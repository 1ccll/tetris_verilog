==> flow/design.v <==
`timescale 1ns / 1ps
module edge_transfer(
    input clk, 
    input rst_n,     
    input signal_in,    
    output wire pulse   
);
    parameter CNT_MAX = 21'd200000; 
    reg [20:0] cnt;
    reg key_sync0;
    reg key_sync1;
    always @(posedge clk or negedge rst_n) begin
        if (!rst_n) begin
            key_sync0 <= 1'b0;
            key_sync1 <= 1'b0;
        end
        else begin
            key_sync0 <= signal_in; 
            key_sync1 <= key_sync0; 
        end
    end
    reg key_stable;
    always @(posedge clk or negedge rst_n) begin
        if (!rst_n) begin
            cnt <= 20'd0;
            key_stable <= 1'b0;
        end
        else begin
            if (key_sync1 != key_stable) begin
                if (cnt < CNT_MAX) begin
                    cnt <= cnt + 1'b1;
                end
                else begin
                    key_stable <= key_sync1;
                    cnt <= 20'd0;
                end
            end
            else begin
                cnt <= 20'd0;
            end
        end
    end
    reg key_stable_d1; 
    always @(posedge clk or negedge rst_n) begin
        if (!rst_n) 
            key_stable_d1 <= 1'b0;
        else 
            key_stable_d1 <= key_stable;
    end
    assign pulse = key_stable & (~key_stable_d1);
endmodule
## Reports on edge_transfer

The steps from the RTL of edge_transfer to its reports follow in flow order.
Lines are those of the file above, counted from 1.
Operators carry their Yosys type and port widths (W data, S select, Z words).
Not given: --

| inputs | value |
|---|---|
| top | edge_transfer |
| clock port | clk |
| library | sky130hd |
| timing corner | tt_025C_1v80 |

## After elaboration

Counts by Yosys on the flattened word-level netlist (proc, flatten, opt, wreduce; memories kept). Register bits leave out memories and registers merged into their read ports (data or address); mux counts leave out enables and synchronous resets folded into registers. Print and check cells are left out. Cells with the same type and inputs are merged into one.

| word-level totals | value |
|---|---|
| register bits after elaboration | 25 |
| input port bits | 3 |
| output and inout port bits | 1 |
| word-level cells | 14 |

| operators by class | value |
|---|---|
| $add $sub $neg | 1 |
| order comparisons | 1 |
| eq/ne operators | 1 |
| multiplexer cells | 2 |
| bitwise logic cells | 3 |
| reductions and logical operators | 1 |

Operators with widths:

| cell | count |
|---|---|
| $mux W21 | 2 |
| $add A21 B1 Y21 const B | 1 |
| $lt A21 B18 Y1 const B | 1 |
| $not A1 Y1 | 2 |
| $reduce_and A2 Y1 | 1 |
| $ne A1 B1 Y1 | 1 |
| $and A1 B1 Y1 | 1 |

## Logic depth

Yosys ltp: most cells in a row. Word level: on the elaborated netlist, between registers, memories and ports. Mapped: between sequential cells and ports; inverters and the memories' decode and read muxes count.

| logic depth | value |
|---|---|
| depth after elaboration | 3 |
| ABC_AREA | 0 |
| depth in mapped cells | 5 |
| gate-level depth less buffers | 5 |

## Mapped cells and area

The flow's flattened synthesis, as Yosys stat reports it; memories are mapped. The netlist is that of the ABC_AREA named above (0 if unset); the other value can give another one.

Cell types:

| cell | count | total area (um2) |
|---|---|---|
| sky130_fd_sc_hd__dfrtp_1 | 25 | 625.6 |
| sky130_fd_sc_hd__xnor2_1 | 11 | 96.342 |
| sky130_fd_sc_hd__nor2_1 | 21 | 78.826 |
| sky130_fd_sc_hd__nor4_1 | 5 | 31.28 |
| sky130_fd_sc_hd__nand3_1 | 5 | 25.024 |
| sky130_fd_sc_hd__nand4_1 | 4 | 25.024 |
| sky130_fd_sc_hd__xor2_1 | 2 | 17.517 |
| sky130_fd_sc_hd__a21oi_1 | 3 | 15.014 |
| sky130_fd_sc_hd__inv_1 | 4 | 15.014 |
| sky130_fd_sc_hd__a211oi_2 | 1 | 12.512 |
| sky130_fd_sc_hd__ha_1 | 1 | 12.512 |
| sky130_fd_sc_hd__or3_1 | 2 | 12.512 |
| sky130_fd_sc_hd__buf_6 | 1 | 11.261 |
| sky130_fd_sc_hd__mux2_2 | 1 | 11.261 |
| sky130_fd_sc_hd__nand2_1 | 3 | 11.261 |
| sky130_fd_sc_hd__a21bo_2 | 1 | 10.01 |
| sky130_fd_sc_hd__nor3_1 | 2 | 10.01 |
| sky130_fd_sc_hd__o211a_1 | 1 | 10.01 |

Not listed: further types 11, cells in them 11.

| synthesis totals | value |
|---|---|
| standard cells after synthesis | 104 |
| chip area (Yosys) | 1107.3 um2 |
| sequential part of the area | 625.6 um2 |
| flip-flop cells | 25 |
| buffer cells | 1 |

## Path before layout

Path of least setup slack by OpenSTA after synthesis, without wires, with an ideal clock, recovery checks aside; 20% of the period is set as input and as output delay. Where synthesis merged equal registers, the netlist keeps one of their names.

| timing path after synthesis | value |
|---|---|
| path type | reg-to-reg |
| start | register cnt[15] |
| end | register key_stable |
| period | 1850 ps |
| library setup time | 125 ps |
| launch time at the first pin | 0 ps |
| data arrival time | 1472 ps |
| data required time | 1725 ps |
| path slack | 253 ps |
| delay of the path | 1597 ps |
| stages on the path | 5 |
| buffers on the path | 0 |
| period reached after synthesis | 1597 ps |

"delay of the path" is the arrival time less input delay plus setup time.
"stages on the path": output pins that drive a net of the path, with the launching flip-flop's if there is one; two outputs of one cell count as two.
"period reached after synthesis" = period - worst setup slack (recovery checks aside). The figure is calculated, with input and output delays left at 20% of the set period.
The rows between start and end are the longest chain of elaborated cells between them; the timing report does not say that the signal goes this way. Where chains are equally long, one stands for them.
Each line given opens the expression or statement behind the cell; cells for indexed reads and writes are added by Yosys, which also makes memories of some case tables.
At most two assigning lines are given for a register; there are more.

| on the way, after synthesis | value |
|---|---|
| cells stage by stage | sky130_fd_sc_hd__dfrtp_1 sky130_fd_sc_hd__or4_1 sky130_fd_sc_hd__a211oi_2 sky130_fd_sc_hd__nor2_1 sky130_fd_sc_hd__mux2_2 |
| length of the longest elaborated chain | 3 |
| elaborated cells between the ends (all ways) | 3 |
| RTL lines with such cells | 1 |
| classes of those cells | 1 x compare; 1 x logic; 1 x reduce/logical |

Ends and longest elaborated chain, after synthesis:

| item | RTL line | source |
|---|---|---|
| from (decl) | 9 | `reg [20:0] cnt;` |
| from (assign) | 25 | `cnt <= 20'd0;` |
| from (assign) | 31 | `cnt <= cnt + 1'b1;` |
| $lt A21 B18 Y1 | 30 | `if (cnt < CNT_MAX) begin` |
| $not A1 Y1 | -- |  |
| $reduce_and A2 Y1 | -- |  |
| to (assign) | 26 | `key_stable <= 1'b0;` |
| to (assign) | 34 | `key_stable <= key_sync1;` |
| to (decl) | 22 | `reg key_stable;` |

## Timing after layout

From the final timing report of entry A: the path of least setup slack in the routed layout; clock arrival at registers is part of the times.
The report prints the path's times to 10 ps; the period is as set.

| timing path post-layout | value |
|---|---|
| path type | reg-to-output |
| start | register key_stable |
| end | output port pulse |
| period | 2700 ps |
| output delay | 540 ps |
| launch time at the first pin | 310 ps |
| data arrival time | 1420 ps |
| data required time | 2160 ps |
| path slack | 740 ps |
| stages on the path | 3 |
| buffers on the path | 1 |

The rows between start and end are the longest chain of elaborated cells between them; the timing report does not say that the signal goes this way. Where chains are equally long, one stands for them.

| on the way, post-layout | value |
|---|---|
| cells stage by stage | sky130_fd_sc_hd__dfrtp_1 sky130_fd_sc_hd__nor2b_1 sky130_fd_sc_hd__clkdlybuf4s50_1 |
| length of the longest elaborated chain | 1 |
| elaborated cells between the ends (all ways) | 1 |
| RTL lines with such cells | 1 |
| classes of those cells | 1 x logic |

Ends and longest elaborated chain, post-layout:

| item | RTL line | source |
|---|---|---|
| from (decl) | 22 | `reg key_stable;` |
| from (assign) | 26 | `key_stable <= 1'b0;` |
| from (assign) | 34 | `key_stable <= key_sync1;` |
| $and A1 B1 Y1 | 50 | `assign pulse = key_stable & (~key_stable_d1);` |
| to (decl) | 6 | `output wire pulse` |

edge_transfer through Yosys and OpenROAD on sky130hd: 2 stored runs, unordered, with their settings and measured results. The constraints put input and output delay at 20% of the set period each and load the outputs with 0.01 pF.
By "clock period reached" is meant the clock period of the run minus its worst setup slack. This is arithmetic on one report: input and output delays are still those of the set period (20% each).
"worst path time" means the part of the period allowed to the worst setup path (the constraints hold back 20% at inputs and 20% at outputs) less its slack; where the path has registers, the arrival times of their clocks count too.
"total power after layout": no workload was simulated; the value follows from the tool's default switching activity.
"worst path time" is given in steps of 10 ps.

## Entry A

==> flow/run.sh <==
#!/bin/bash
# the make line also repeats the synthesis and layout settings of config.mk as NAME=value (left out here)
make -C /OpenROAD-flow-scripts/flow DESIGN_CONFIG=/design/flow/config.mk WORK_HOME=/design/flow/orfs CLKGATE_MAP_FILE= finish
==> flow/config.mk <==
export PLATFORM = sky130hd
export DESIGN_NAME = edge_transfer
export DESIGN_NICKNAME = edge_transfer
export VERILOG_FILES = /design/flow/design.v
export SDC_FILE = /design/flow/constraint.sdc
export NUM_CORES = 4
export LEC_CHECK = 0
export ABC_AREA = 0
export CAP_MARGIN = 20
export CORE_MARGIN = 7
export CORE_UTILIZATION = 49
export HOLD_SLACK_MARGIN = -0.03
export PLACE_DENSITY_LB_ADDON = 0.01
export SETUP_SLACK_MARGIN = -0.14
export SLEW_MARGIN = 25
==> flow/constraint.sdc <==
create_clock -name core_clock -period 2.7 [get_ports {clk}]
set_input_delay 0.5400 -clock core_clock [delete_from_list [all_inputs] [get_ports {clk}]]
set_output_delay 0.5400 -clock core_clock [all_outputs]
set_load 0.01 [all_outputs]

| result of entry A | value |
|---|---|
| setup slack of the critical path | 745 ps |
| chip area in the Yosys report | 1107.3 um2 |
| total die area | 3786.6 um2 |
| worst hold slack in the final report | 382 ps |
| standard-cell area after layout | 1203.7 um2 |
| post-layout utilization | 55.5% |
| summed negative setup slack | 0 ps |
| clock period reached | 1955 ps |
| worst path time | 1420 ps |
| worst path kind | reg-to-output |
| total power after layout | 0.0005768 W |

## Entry B

==> flow/run.sh <==
#!/bin/bash
# the make line also repeats the synthesis and layout settings of config.mk as NAME=value (left out here)
make -C /OpenROAD-flow-scripts/flow DESIGN_CONFIG=/design/flow/config.mk WORK_HOME=/design/flow/orfs CLKGATE_MAP_FILE= finish
==> flow/config.mk <==
export PLATFORM = sky130hd
export DESIGN_NAME = edge_transfer
export DESIGN_NICKNAME = edge_transfer
export VERILOG_FILES = /design/flow/design.v
export SDC_FILE = /design/flow/constraint.sdc
export NUM_CORES = 4
export LEC_CHECK = 0
export CAP_MARGIN = 5
export CELL_PAD_IN_SITES_GLOBAL_PLACEMENT = 1
export CORE_MARGIN = 2
export CORE_UTILIZATION = 43
export CTS_CLUSTER_SIZE = 80
export HOLD_SLACK_MARGIN = 0.24
export PLACE_DENSITY_LB_ADDON = 0.14
export SETUP_SLACK_MARGIN = 0.02
export SLEW_MARGIN = 20
export TNS_END_PERCENT = 80
==> flow/constraint.sdc <==
create_clock -name core_clock -period 1.06 [get_ports {clk}]
set_input_delay 0.2120 -clock core_clock [delete_from_list [all_inputs] [get_ports {clk}]]
set_output_delay 0.2120 -clock core_clock [all_outputs]
set_load 0.01 [all_outputs]

| result of entry B | value |
|---|---|
| setup slack of the critical path | -577 ps |
| chip area in the Yosys report | 1107.3 um2 |
| total die area | 2997.0 um2 |
| worst hold slack in the final report | 338 ps |
| standard-cell area after layout | 1536.5 um2 |
| post-layout utilization | 62.6% |
| summed negative setup slack | -10285 ps |
| clock period reached | 1637 ps |
| worst path time | 1640 ps |
| worst path kind | reg-to-reg |
| total power after layout | 0.001545 W |
